==> flow/design.v <==
module FIFO(
    input clk,
    input reset, 
    input [15:0] data_in,
    input read_en,
    input write_en,
    output reg [15:0] data_out,
    output  full,
    output  empty
    );
    reg [15:0]mem[15:0];
    reg [4:0]rd_pointer;
    reg [4:0]wr_pointer;
    always@(posedge clk)
    begin
        if(reset) begin
            data_out <= 166'd0;
            rd_pointer <= 5'd0;
            wr_pointer <= 5'd0;
        end
        else begin
            if(write_en && !full)
            begin
                    mem[wr_pointer[3:0]] <= data_in;
                    wr_pointer <= wr_pointer + 1; 
            end
            else if(read_en && !empty)begin
                data_out <= mem[rd_pointer[3:0]]; 
                rd_pointer <= rd_pointer + 1; 
            end
        end
    end
    assign full = (wr_pointer == {~rd_pointer[4],rd_pointer[3:0]});
    assign empty = wr_pointer == rd_pointer;
endmodule
`timescale 1ns / 1ps
module transmitter (
    input          clk_tx,
    input          rst_tx,
    input   [15:0] data_in,  
    input          wr_en,   
    output         fifo_full, 
    output reg  [15:0] parallel_data_out,
    output reg         parallel_valid_out,
    input          parallel_ready_in
);
    wire [15:0] fifo_rd_data;
    wire        fifo_empty;
    wire        fifo_rd_en; 
    FIFO fifo(
         .clk(clk_tx),
         .reset(rst_tx), 
         .data_in(data_in),
         .read_en(fifo_rd_en),
         .write_en(wr_en),
         .data_out(fifo_rd_data),
         .full(fifo_full),
         .empty(fifo_empty)
    );
    parameter IDLE             = 3'b000;
    parameter DATA_READY        = 3'b001;
    parameter WAIT_ACK         = 3'b010;
    parameter WAIT_READY_LOW   = 3'b100; 
    reg [2:0] state;
    wire ready_sync;
    cdc_sync sync_ready (
        .clk_dest   (clk_tx),
        .rst_dest   (rst_tx),
        .signal_in  (parallel_ready_in),
        .signal_out (ready_sync)
    );
    assign fifo_rd_en = (state == IDLE) && !fifo_empty;
    always @(posedge clk_tx or posedge rst_tx) begin
        if (rst_tx) begin
            state                <= IDLE;
            parallel_data_out    <= 16'b0;
            parallel_valid_out   <= 1'b0;
        end
        else begin
            case (state)
                IDLE: begin
                    parallel_valid_out <= 1'b0;
                    if (fifo_rd_en) begin 
                        state <= DATA_READY;
                    end
                end
                DATA_READY: begin
                    parallel_data_out <= fifo_rd_data; 
                    parallel_valid_out <= 1'b1;      
                    state              <= WAIT_ACK;
            end
                WAIT_ACK: begin
                    if (ready_sync) begin
                        parallel_valid_out <= 1'b0;  
                        state              <= WAIT_READY_LOW;
                    end
                end
                WAIT_READY_LOW: begin
                    if (!ready_sync) begin
                        state <= IDLE; 
                    end
                end
                default: begin
                    state <= IDLE;
                end
            endcase
        end
    end
endmodule
module cdc_sync (
    input   clk_dest,  
    input   rst_dest,  
    input   signal_in, 
    output  signal_out 
);
    reg s1_sync_reg ;
    reg s2_sync_reg ;
    always @(posedge clk_dest or posedge rst_dest) begin
        if (rst_dest) begin
            s1_sync_reg <= 1'b0;
            s2_sync_reg <= 1'b0;
        end
        else begin
            s1_sync_reg <= signal_in;
            s2_sync_reg <= s1_sync_reg;
        end
    end
    assign signal_out = s2_sync_reg;
endmodule
From RTL to reports: transmitter
The steps from the RTL of transmitter to its reports follow in flow order.
Line numbers count from 1 in the design file above.
Library cell names are shortened.
A cell with -- has no value.
Set-up
  design top: transmitter
  clock input: clk_tx
  library: sky130hd
  library corner: tt_025C_1v80

Elaborated design
Yosys after proc, flatten, opt, wreduce and memory -nomap, before mapping. Memory bits, and registers merged into a memory's read port (data or address), are not among the register bits. Print and check cells are not counted. Equal cells are merged and count once.
Yosys's memory passes give these memory sizes; they may raise the number of words (mostly to a power of two), join words into wider ones and drop unused or constant bits.
Word-level totals
  register bits after elaboration: 32
  bits in writable memories: 256
  word width x clocked read ports: 16
  memory cells: 1
  input bits: 20
  elaborated cells: 42
Memory list
  fifo.mem: words 16, bits a word 16, rd ports 1, write ports 1, RTL line 11  | reg [15:0]mem[15:0];
Cells by class
  add/subtract/negate cells: 2
  equality and inequality tests: 8
  muxes and demuxes: 12
  bitwise logic cells: 2
  reductions and logical operators: 10
Operators by type and width (count)
  two-way mux 16 bit: 2
  parallel mux 3 bit (select 4 bit): 1
  adder 5 x 1 -> 5 bit (second input constant): 2
  == test 5 bit: 2
  two-way mux 3 bit: 3
  two-way mux 4 bit: 2
  != test 2 bit (second input constant): 2
  AND reduction 2 bit: 2
  logical AND 1 bit: 3
  == test 3 x 1 -> 1 bit (second input constant): 1
  == test 3 x 2 -> 1 bit (second input constant): 1
  == test 3 bit (second input constant): 1
  logical NOT 3 bit: 1
  AND reduction 3 bit: 1
  nonzero test 3 bit: 1
  parallel mux 1 bit (select 3 bit): 1
  two-way mux 1 bit: 3
  inverter 1 bit: 2
  logical NOT 1 bit: 2
  != test 2 x 1 -> 1 bit (second input constant): 1

Longest topological paths
Depth = most cells in a row (Yosys ltp): at word level without a register or memory, in the mapped netlist without a sequential cell, where the memories' decode and read muxes count.
Logic depth
  depth in word-level cells: 6
  ABC_AREA: 0
  gate-level depth with buffers: 8

Netlist
The flow's flattened synthesis, as Yosys stat reports it; memories are mapped. The netlist is that of the ABC_AREA named above (0 if unset); the other value can give another one.
Synthesis totals
  mapped cells: 639
  synthesis area: 0.0118088 mm^2
  flip-flops: 305
  buffers: 39
Cells by type
  edfxtp_1: count 256, area in all 7.69E+03 um^2
  mux4_2: count 48, area in all 1.08E+03 um^2
  dfrtp_1: count 22, area in all 550.528 um^2
  mux2_2: count 48, area in all 540.518 um^2
  dfxtp_1: count 26, area in all 520.499 um^2
  a21oi_1: count 36, area in all 180.173 um^2
  a211oi_1: count 16, area in all 120.115 um^2
  o21ai_0: count 22, area in all 110.106 um^2
  nor2b_1: count 17, area in all 106.352 um^2
  nor3_1: count 20, area in all 100.096 um^2
  o22ai_1: count 16, area in all 100.096 um^2
  clkbuf_1: count 23, area in all 86.333 um^2
  xnor2_2: count 4, area in all 65.062 um^2
  ha_1: count 5, area in all 62.56 um^2
  buf_2: count 12, area in all 60.058 um^2
  nor2_1: count 15, area in all 56.304 um^2
  nand2_1: count 10, area in all 37.536 um^2
  dfstp_2: count 1, area in all 26.275 um^2
Not listed: further types 21, cells in them 42.
By module: a second synthesis without flattening, with its own total; a netlist apart from the flattened one above.
Second synthesis, totals
  cell total of the unflattened synthesis: 640
  area (unflattened synthesis): 0.0120716 mm^2
Each row is one instance without its submodules.
Modules
  FIFO: instances 1, cells 588, area 0.0111882 mm^2, seq. area 0.0082079 mm^2
  transmitter: instances 1, cells 49, area 0.0008295 mm^2, seq. area 0.0005268 mm^2
  cdc_sync: instances 1, cells 3, area 0.0000538 mm^2, seq. area 0.00005 mm^2

Timing after synthesis
Path of least setup slack by OpenSTA after synthesis, without wires, with an ideal clock, recovery checks aside; 20% of the period is set as input and as output delay. Where synthesis merged equal registers, the netlist keeps one of their names.
Timing path after synthesis
  path kind: input to register
  start point: input rst_tx
  end point: memory fifo.mem[2][0]
  period: 5.04 ns
  data arrival time: 3.020 ns
  data required time: 4.610 ns
  slack: 1.590 ns
  path delay: 2.442 ns
  stages: 4
  path buffers: 1
  synthesis period reached: 3.45 ns
"path delay" = arrival - input delay + setup time.
"stages": output pins that drive a net of the path, with the launching flip-flop's if there is one; two outputs of one cell count as two.
"synthesis period reached" = period - worst setup slack (recovery checks aside). The figure is calculated, with input and output delays left at 20% of the set period.
The rows between start and end are the longest chain of elaborated cells between them; the timing report does not say that the signal goes this way. Where chains are equally long, one stands for them.
Each line given opens the expression or statement behind the cell; cells for indexed reads and writes are added by Yosys, which also makes memories of some case tables.
The path ends at the enable pin of a flip-flop; only ways to that pin are counted.
On the way, after synthesis
  cells stage by stage: inv_1 clkbuf_1 nand2_1 nor4_1
  length of the longest elaborated chain: 1
  elaborated cells on any way between the ends: 2
  source lines of those cells: 1
  classes of those cells: mux (2)
RTL lines, path after synthesis
  from (decl): RTL line 39  | input          rst_tx,
  two-way mux 4 bit: RTL line 16  | if(reset) begin
  to (decl): RTL line 11  | reg [15:0]mem[15:0];

Worst path after layout
Path of least setup slack in the final report of record 1 (OpenROAD, finished layout, wires in). Where an end is a register, its clock arrival counts in the times.
Timing path after layout
  path kind: register to output
  start point: register fifo.rd_pointer[1]
  end point: output fifo_full
  period: 2.86 ns
  external output delay: 0.57 ns
  data arrival time: 1.52 ns
  data required time: 2.29 ns
  slack: 0.77 ns
  stages: 5
  path buffers: 1
The rows between start and end are the longest chain of elaborated cells between them; the timing report does not say that the signal goes this way. Where chains are equally long, one stands for them.
On the way, after layout
  cells stage by stage: dfxtp_4 xnor2_4 nand4_4 nor2_2 buf_2
  length of the longest elaborated chain: 1
  elaborated cells on any way between the ends: 1
  source lines of those cells: 1
  classes of those cells: eq/ne (1)
RTL lines, path after layout
  from (decl): RTL line 12  | reg [4:0]rd_pointer;
  from (assign): RTL line 18  | rd_pointer <= 5'd0;
  from (assign): RTL line 29  | rd_pointer <= rd_pointer + 1;
  == test 5 bit: RTL line 33  | assign full = (wr_pointer == {~rd_pointer[4],rd_pointer[3:0]});
  to (decl): RTL line 42  | output         fifo_full,

Design transmitter on sky130hd. What follows are 2 stored runs of the flow, each under its own settings; their order means nothing. The constraints put input and output delay at 20% of the set period each and load the outputs with 0.01 pF.
"achieved clock period": clock period set for the run, less the worst setup slack. It is reckoned from that one timing run; input and output delays stay at 20% of the period that was set.
"worst setup path time": the worst setup path's part of the clock period (all of it between registers, 20% less for each end at a port) less its slack. A launch clock that arrives late makes it longer, a capture clock that arrives late makes it shorter.
By "power" is meant OpenSTA's value without simulated activity: inputs other than the clock are taken to toggle once in ten clock periods, and the tool carries that through the logic.
[record 1] settings: period_ns=2.86, CORE_UTILIZATION=64, SETUP_SLACK_MARGIN=0.77, PLACE_DENSITY_LB_ADDON=0.07, CORE_MARGIN=9, CTS_CLUSTER_SIZE=13, CAP_MARGIN=10, SLEW_MARGIN=20
[record 1] result: chip area after synthesis (Yosys) 0.0118088 mm^2, die area 0.0236652 mm^2, standard-cell area of the final layout 0.0138946 mm^2, utilization 77.1 %, worst setup slack after layout 0.765 ns, total negative slack 0.000 ns, worst hold slack 0.348 ns, power 8.798 mW, achieved clock period 2.095 ns, worst setup path time 1.52 ns, worst setup path kind register to output
[record 2] settings: period_ns=2.55, CORE_UTILIZATION=69, PLACE_DENSITY_LB_ADDON=0.07, HOLD_SLACK_MARGIN=0.15, CORE_ASPECT_RATIO=1.13, CELL_PAD_IN_SITES_GLOBAL_PLACEMENT=0, GPL_TIMING_DRIVEN=1, GPL_ROUTABILITY_DRIVEN=1, CTS_CLUSTER_DIAMETER=303, SLEW_MARGIN=30, CAP_MARGIN=20, CORE_MARGIN=2
[record 2] result: chip area after synthesis (Yosys) 0.0118088 mm^2, die area 0.0181786 mm^2, standard-cell area of the final layout 0.0136731 mm^2, utilization 82.2 %, worst setup slack after layout 0.102 ns, total negative slack 0.000 ns, worst hold slack 0.373 ns, power 9.915 mW, achieved clock period 2.448 ns, worst setup path time 1.94 ns, worst setup path kind register to output
