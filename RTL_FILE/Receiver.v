==> flow/design.v <==
module FIFO(
    input clk,
    input reset, 
    input [15:0] data_in,
    input read_en,
    input write_en,
    output reg [15:0] data_out,
    output  full,
    output  empty
    );
    reg [15:0]mem[15:0];
    reg [4:0]rd_pointer;
    reg [4:0]wr_pointer;
    always@(posedge clk)
    begin
        if(reset) begin
            data_out <= 166'd0;
            rd_pointer <= 5'd0;
            wr_pointer <= 5'd0;
        end
        else begin
            if(write_en && !full)
            begin
                    mem[wr_pointer[3:0]] <= data_in;
                    wr_pointer <= wr_pointer + 1; 
            end
            else if(read_en && !empty)begin
                data_out <= mem[rd_pointer[3:0]]; 
                rd_pointer <= rd_pointer + 1; 
            end
        end
    end
    assign full = (wr_pointer == {~rd_pointer[4],rd_pointer[3:0]});
    assign empty = wr_pointer == rd_pointer;
endmodule
`timescale 1ns / 1ps
module Receiver (
    input  wire        clk_rx,
    input  wire        rst_rx,
    output wire [15:0] data_out,  
    input  wire        rd_en,    
    output wire        fifo_empty, 
    input  wire [15:0] parallel_data_in,
    input  wire        parallel_valid_in,
    output reg         parallel_ready_out
);
    wire        fifo_wr_en;
    wire        fifo_full;
    reg  [15:0] data_to_fifo; 
    FIFO fifo(
         .clk(clk_rx),
         .reset(rst_rx), 
         .data_in(data_to_fifo),
         .read_en(rd_en),
         .write_en(fifo_wr_en),
         .data_out(data_out),
         .full(fifo_full),
         .empty(fifo_empty)
    );
    parameter IDLE             = 2'b00;
    parameter WAIT_VALID_LOW   = 2'b01;
    reg [1:0] state;
    wire valid_sync;
    cdc_sync sync_valid (
        .clk_dest   (clk_rx),
        .rst_dest   (rst_rx),
        .signal_in  (parallel_valid_in),
        .signal_out (valid_sync)
    );
    assign fifo_wr_en = (state == WAIT_VALID_LOW) && !valid_sync;
    always @(posedge clk_rx or posedge rst_rx) begin
        if (rst_rx) begin
            state              <= IDLE;
            parallel_ready_out <= 1'b0;
            data_to_fifo       <= 16'b0;
        end
        else begin
            case (state)
                IDLE: begin
                    parallel_ready_out <= 1'b0;
                    if (valid_sync && !fifo_full) begin 
                        data_to_fifo       <= parallel_data_in; 
                        parallel_ready_out <= 1'b1;         
                        state              <= WAIT_VALID_LOW;
                    end
                end
                WAIT_VALID_LOW: begin
                    if (!valid_sync) begin
                        parallel_ready_out <= 1'b0; 
                        state              <= IDLE;
                    end
                end
                default: begin
                    state <= IDLE;
                end
            endcase
        end
    end
endmodule
module cdc_sync (
    input   clk_dest,  
    input   rst_dest,  
    input   signal_in, 
    output  signal_out 
);
    reg s1_sync_reg ;
    reg s2_sync_reg ;
    always @(posedge clk_dest or posedge rst_dest) begin
        if (rst_dest) begin
            s1_sync_reg <= 1'b0;
            s2_sync_reg <= 1'b0;
        end
        else begin
            s1_sync_reg <= signal_in;
            s2_sync_reg <= s1_sync_reg;
        end
    end
    assign signal_out = s2_sync_reg;
endmodule
Reports on Receiver
Tool output for the design above, in the order of the flow.
Line numbers count from 1 in the design file above.
Operators carry their Yosys type and port widths (W data, S select, Z words).
Cell names lack the library's common part.
{ "design": {"design": "Receiver", "clock_port": "clk_rx", "cell_library": "sky130hd", "corner": "tt_025C_1v80"} }

After elaboration
Source: Yosys, flattened and elaborated, memories not mapped. Widths are those after wreduce. Registers that Yosys merges into a memory's read port (data or address) are not register bits. Print and check cells do not count. Equal cells are merged and count once.
Yosys's memory passes give these memory sizes; they may raise the number of words (mostly to a power of two), join words into wider ones and drop unused or constant bits.
{ "bits": {"regBits": 31, "ramBits": 256, "clocked_rd_ports_x_width": 16, "mem_count": 1, "out_inout_bits": 18, "elab_cells": 42} }
{ "memory_table": {"columns": ["memory", "words", "width", "rd", "write_ports", "line_no", "rtl"], "rows": [
  ["fifo.mem", 16, 16, 1, 1, 11, "reg [15:0]mem[15:0];"]
]} }
{ "op_classes": {"add_sub_neg": 2, "equal": 5, "mux": 12, "n_logic": 2, "reduce_and_logical": 13} }
{ "op_table": {"columns": ["operator", "count"], "rows": [
  ["$mux W16", 2],
  ["$add A5 B1 Y5 const B", 2],
  ["$eq A5 B5 Y1", 2],
  ["$reduce_and A2 Y1", 4],
  ["$mux W4", 2],
  ["$logic_and A1 B1 Y1", 4],
  ["$ne A2 B2 Y1 const B", 2],
  ["$pmux W2 S2", 1],
  ["$mux W2", 2],
  ["$mux W1", 4],
  ["$logic_not A1 Y1", 3],
  ["$not A1 Y1", 2],
  ["$eq A2 B1 Y1 const B", 1],
  ["$logic_not A2 Y1", 1],
  ["$reduce_bool A2 Y1", 1],
  ["$pmux W1 S2", 1]
]} }

Depth
Longest topological path by Yosys (ltp), each cell counted once; first at word level (registers and memories cut), then after technology mapping (sequential cells cut; the memories' decode and read muxes count).
{ "logic_depth": {"word_depth": 6, "abc_area": 0, "ltp_mapped": 8, "ltp_nobuf": 5} }

Netlist
Source: synth_stat.txt of the flow (Yosys; design flattened, memories mapped). It holds for the ABC_AREA given above (unset counts as 0); a run with the other value may have another netlist.
Totals and module areas in this step are rounded.
{ "synth_totals": {"mapped_cells": 636, "synth_area_um2": 12000, "flip_flops": 303, "n_buf": 40} }
{ "types": {"columns": ["cell", "count"], "rows": [
  ["edfxtp_1", 256],
  ["mux4_2", 48],
  ["mux2_2", 48],
  ["dfxtp_1", 26],
  ["dfrtp_1", 20],
  ["a21oi_1", 35],
  ["a211oi_1", 16],
  ["nor2b_1", 18],
  ["nor3_1", 22],
  ["o22ai_1", 16],
  ["o21ai_0", 18],
  ["clkbuf_1", 23],
  ["ha_1", 5],
  ["buf_2", 10],
  ["xor2_1", 5],
  ["nor2_1", 10],
  ["nor4b_1", 4],
  ["buf_6", 3]
]} }
Not listed: further types 20, cells in them 53.
The figures by module come from a second, unflattened synthesis with its own total; it is not the netlist above.
{ "unflattened": {"hier_cells": 638, "hier_area_um2": 12000} }
Each row is one instance without its submodules.
{ "by_module": {"columns": ["mod", "n_inst", "n_cells", "area_um2"], "rows": [
  ["FIFO", 1, 588, 11000],
  ["Receiver", 1, 47, 780],
  ["cdc_sync", 1, 3, 54]
]} }

Path before layout
Source: OpenSTA report_checks on the synthesized netlist (no wires, ideal clock, input and output delay 20% of the period each), path of least setup slack; recovery checks are left aside. Register names are those of the netlist, which keeps one name where synthesis merged equal registers.
{ "synth_path": {"path_type": "input-to-reg", "startpoint": "in rst_rx", "endpoint": "mem fifo.mem[5][0]", "tclk_ps": 3710, "setup_ps": 436, "t_first_pin_ps": 742, "t_arrival_ps": 3164, "required_ps": 3274, "path_slack_ps": 110, "path_delay_ps": 2858, "driving_pins": 5, "path_buffers": 2, "period_less_setup_slack_ps": 3600} }
"path_delay_ps" is the arrival time less input delay plus setup time.
"driving_pins" counts driving pins, that of a launching flip-flop among them; a cell with two outputs on the path counts twice.
"period_less_setup_slack_ps" = period - worst setup slack (recovery checks aside). The figure is calculated, with input and output delays left at 20% of the set period.
The rows between start and end are the longest chain of elaborated cells between them; the timing report does not say that the signal goes this way. Where chains are equally long, one stands for them.
Each line given opens the expression or statement behind the cell; cells for indexed reads and writes are added by Yosys, which also makes memories of some case tables.
The path ends at the enable pin of a flip-flop; only ways to that pin are counted.
{ "synth_via": {"path_cell_list": "clkbuf_1 > inv_1 > buf_1 > nand2_1 > nor4b_1", "elab_chain_cells": 1, "cone_cells": 2, "lines_between": 1, "cone_classes": "mux (2)"} }
{ "synth_rtl": {"columns": ["item", "line_no", "rtl"], "rows": [
  ["start, declared", 39, "input  wire        rst_rx,"],
  ["$mux W4", 16, "if(reset) begin"],
  ["end, declared", 11, "reg [15:0]mem[15:0];"]
]} }

Worst path after layout
From the final timing report of run 2: the path of least setup slack in the routed layout; clock arrival at registers is part of the times.
The path's times are printed in steps of 10 ps; the period is the one set.
{ "layout_path": {"path_type": "reg-to-output", "startpoint": "reg fifo.wr_pointer[3]", "endpoint": "out fifo_empty", "tclk_ps": 3880, "out_delay_ps": 780, "t_first_pin_ps": 540, "t_arrival_ps": 2720, "required_ps": 3100, "path_slack_ps": 380, "driving_pins": 5, "path_buffers": 1} }
The rows between start and end are the longest chain of elaborated cells between them; the timing report does not say that the signal goes this way. Where chains are equally long, one stands for them.
{ "layout_via": {"path_cell_list": "dfxtp_1 > xor2_1 > nor4_4 > nor2b_1 > clkdlybuf4s50_1", "elab_chain_cells": 1, "cone_cells": 1, "lines_between": 1, "cone_classes": "eq/ne (1)"} }
{ "layout_rtl": {"columns": ["item", "line_no", "rtl"], "rows": [
  ["start, declared", 13, "reg [4:0]wr_pointer;"],
  ["start, assigned", 19, "wr_pointer <= 5'd0;"],
  ["start, assigned", 25, "wr_pointer <= wr_pointer + 1;"],
  ["$eq A5 B5 Y1", 34, "assign empty = wr_pointer == rd_pointer;"],
  ["end, declared", 42, "output wire        fifo_empty,"]
]} }

FLOW RESULTS
============

Stored flow runs of Receiver (2 of them; Yosys, OpenROAD, sky130hd). They differ in their settings and are not a sequence. Constraints: input delay and output delay 20% of the set period each, output load 0.01 pF.
"period_reached_ps" means the clock period less the worst setup slack. The figure is calculated, with input and output delays left at 20% of the set period.
"worst_path_ps" is the time allowed to the run's worst setup path (the clock period less input and output delay, where it has them) less its slack. Clock arrival times count: a late capture clock shortens it, a late launch clock lengthens it.
"design_power_uw" rests on the timing tool's default activity at the inputs, not on a simulated workload.
"worst_path_ps" is given in steps of 10 ps.
The results are shown rounded.
[
  {
    "run": "run 1",
    "settings": { "period_ns": 3.08, "CORE_UTILIZATION": 68, "PLACE_DENSITY_LB_ADDON": 0.2, "CORE_ASPECT_RATIO": 0.97, "CORE_MARGIN": 4, "CELL_PAD_IN_SITES_GLOBAL_PLACEMENT": 3, "TNS_END_PERCENT": 70, "GPL_TIMING_DRIVEN": 1, "CTS_CLUSTER_SIZE": 21, "CAP_MARGIN": 10, "SLEW_MARGIN": 20 },
    "outcome": "did not finish, placement stopped with FLW-0024"
  },
  {
    "run": "run 2",
    "settings": { "period_ns": 3.88, "CORE_UTILIZATION": 54, "CAP_MARGIN": 20, "CORE_MARGIN": 2, "SLEW_MARGIN": 20 },
    "results": { "holdWs_ps": 350, "design_power_uw": 6300, "worstSetupSlack_ps": 380, "yosys_chip_area_um2": 12000, "fin_util_pct": 64, "layout_stdcell_area_um2": 14000, "worst_path_ps": 2720, "worstPathKind": "reg-to-output", "total_negative_slack_ps": 0, "period_reached_ps": 3497, "dieArea_um2": 23000 }
  }
]
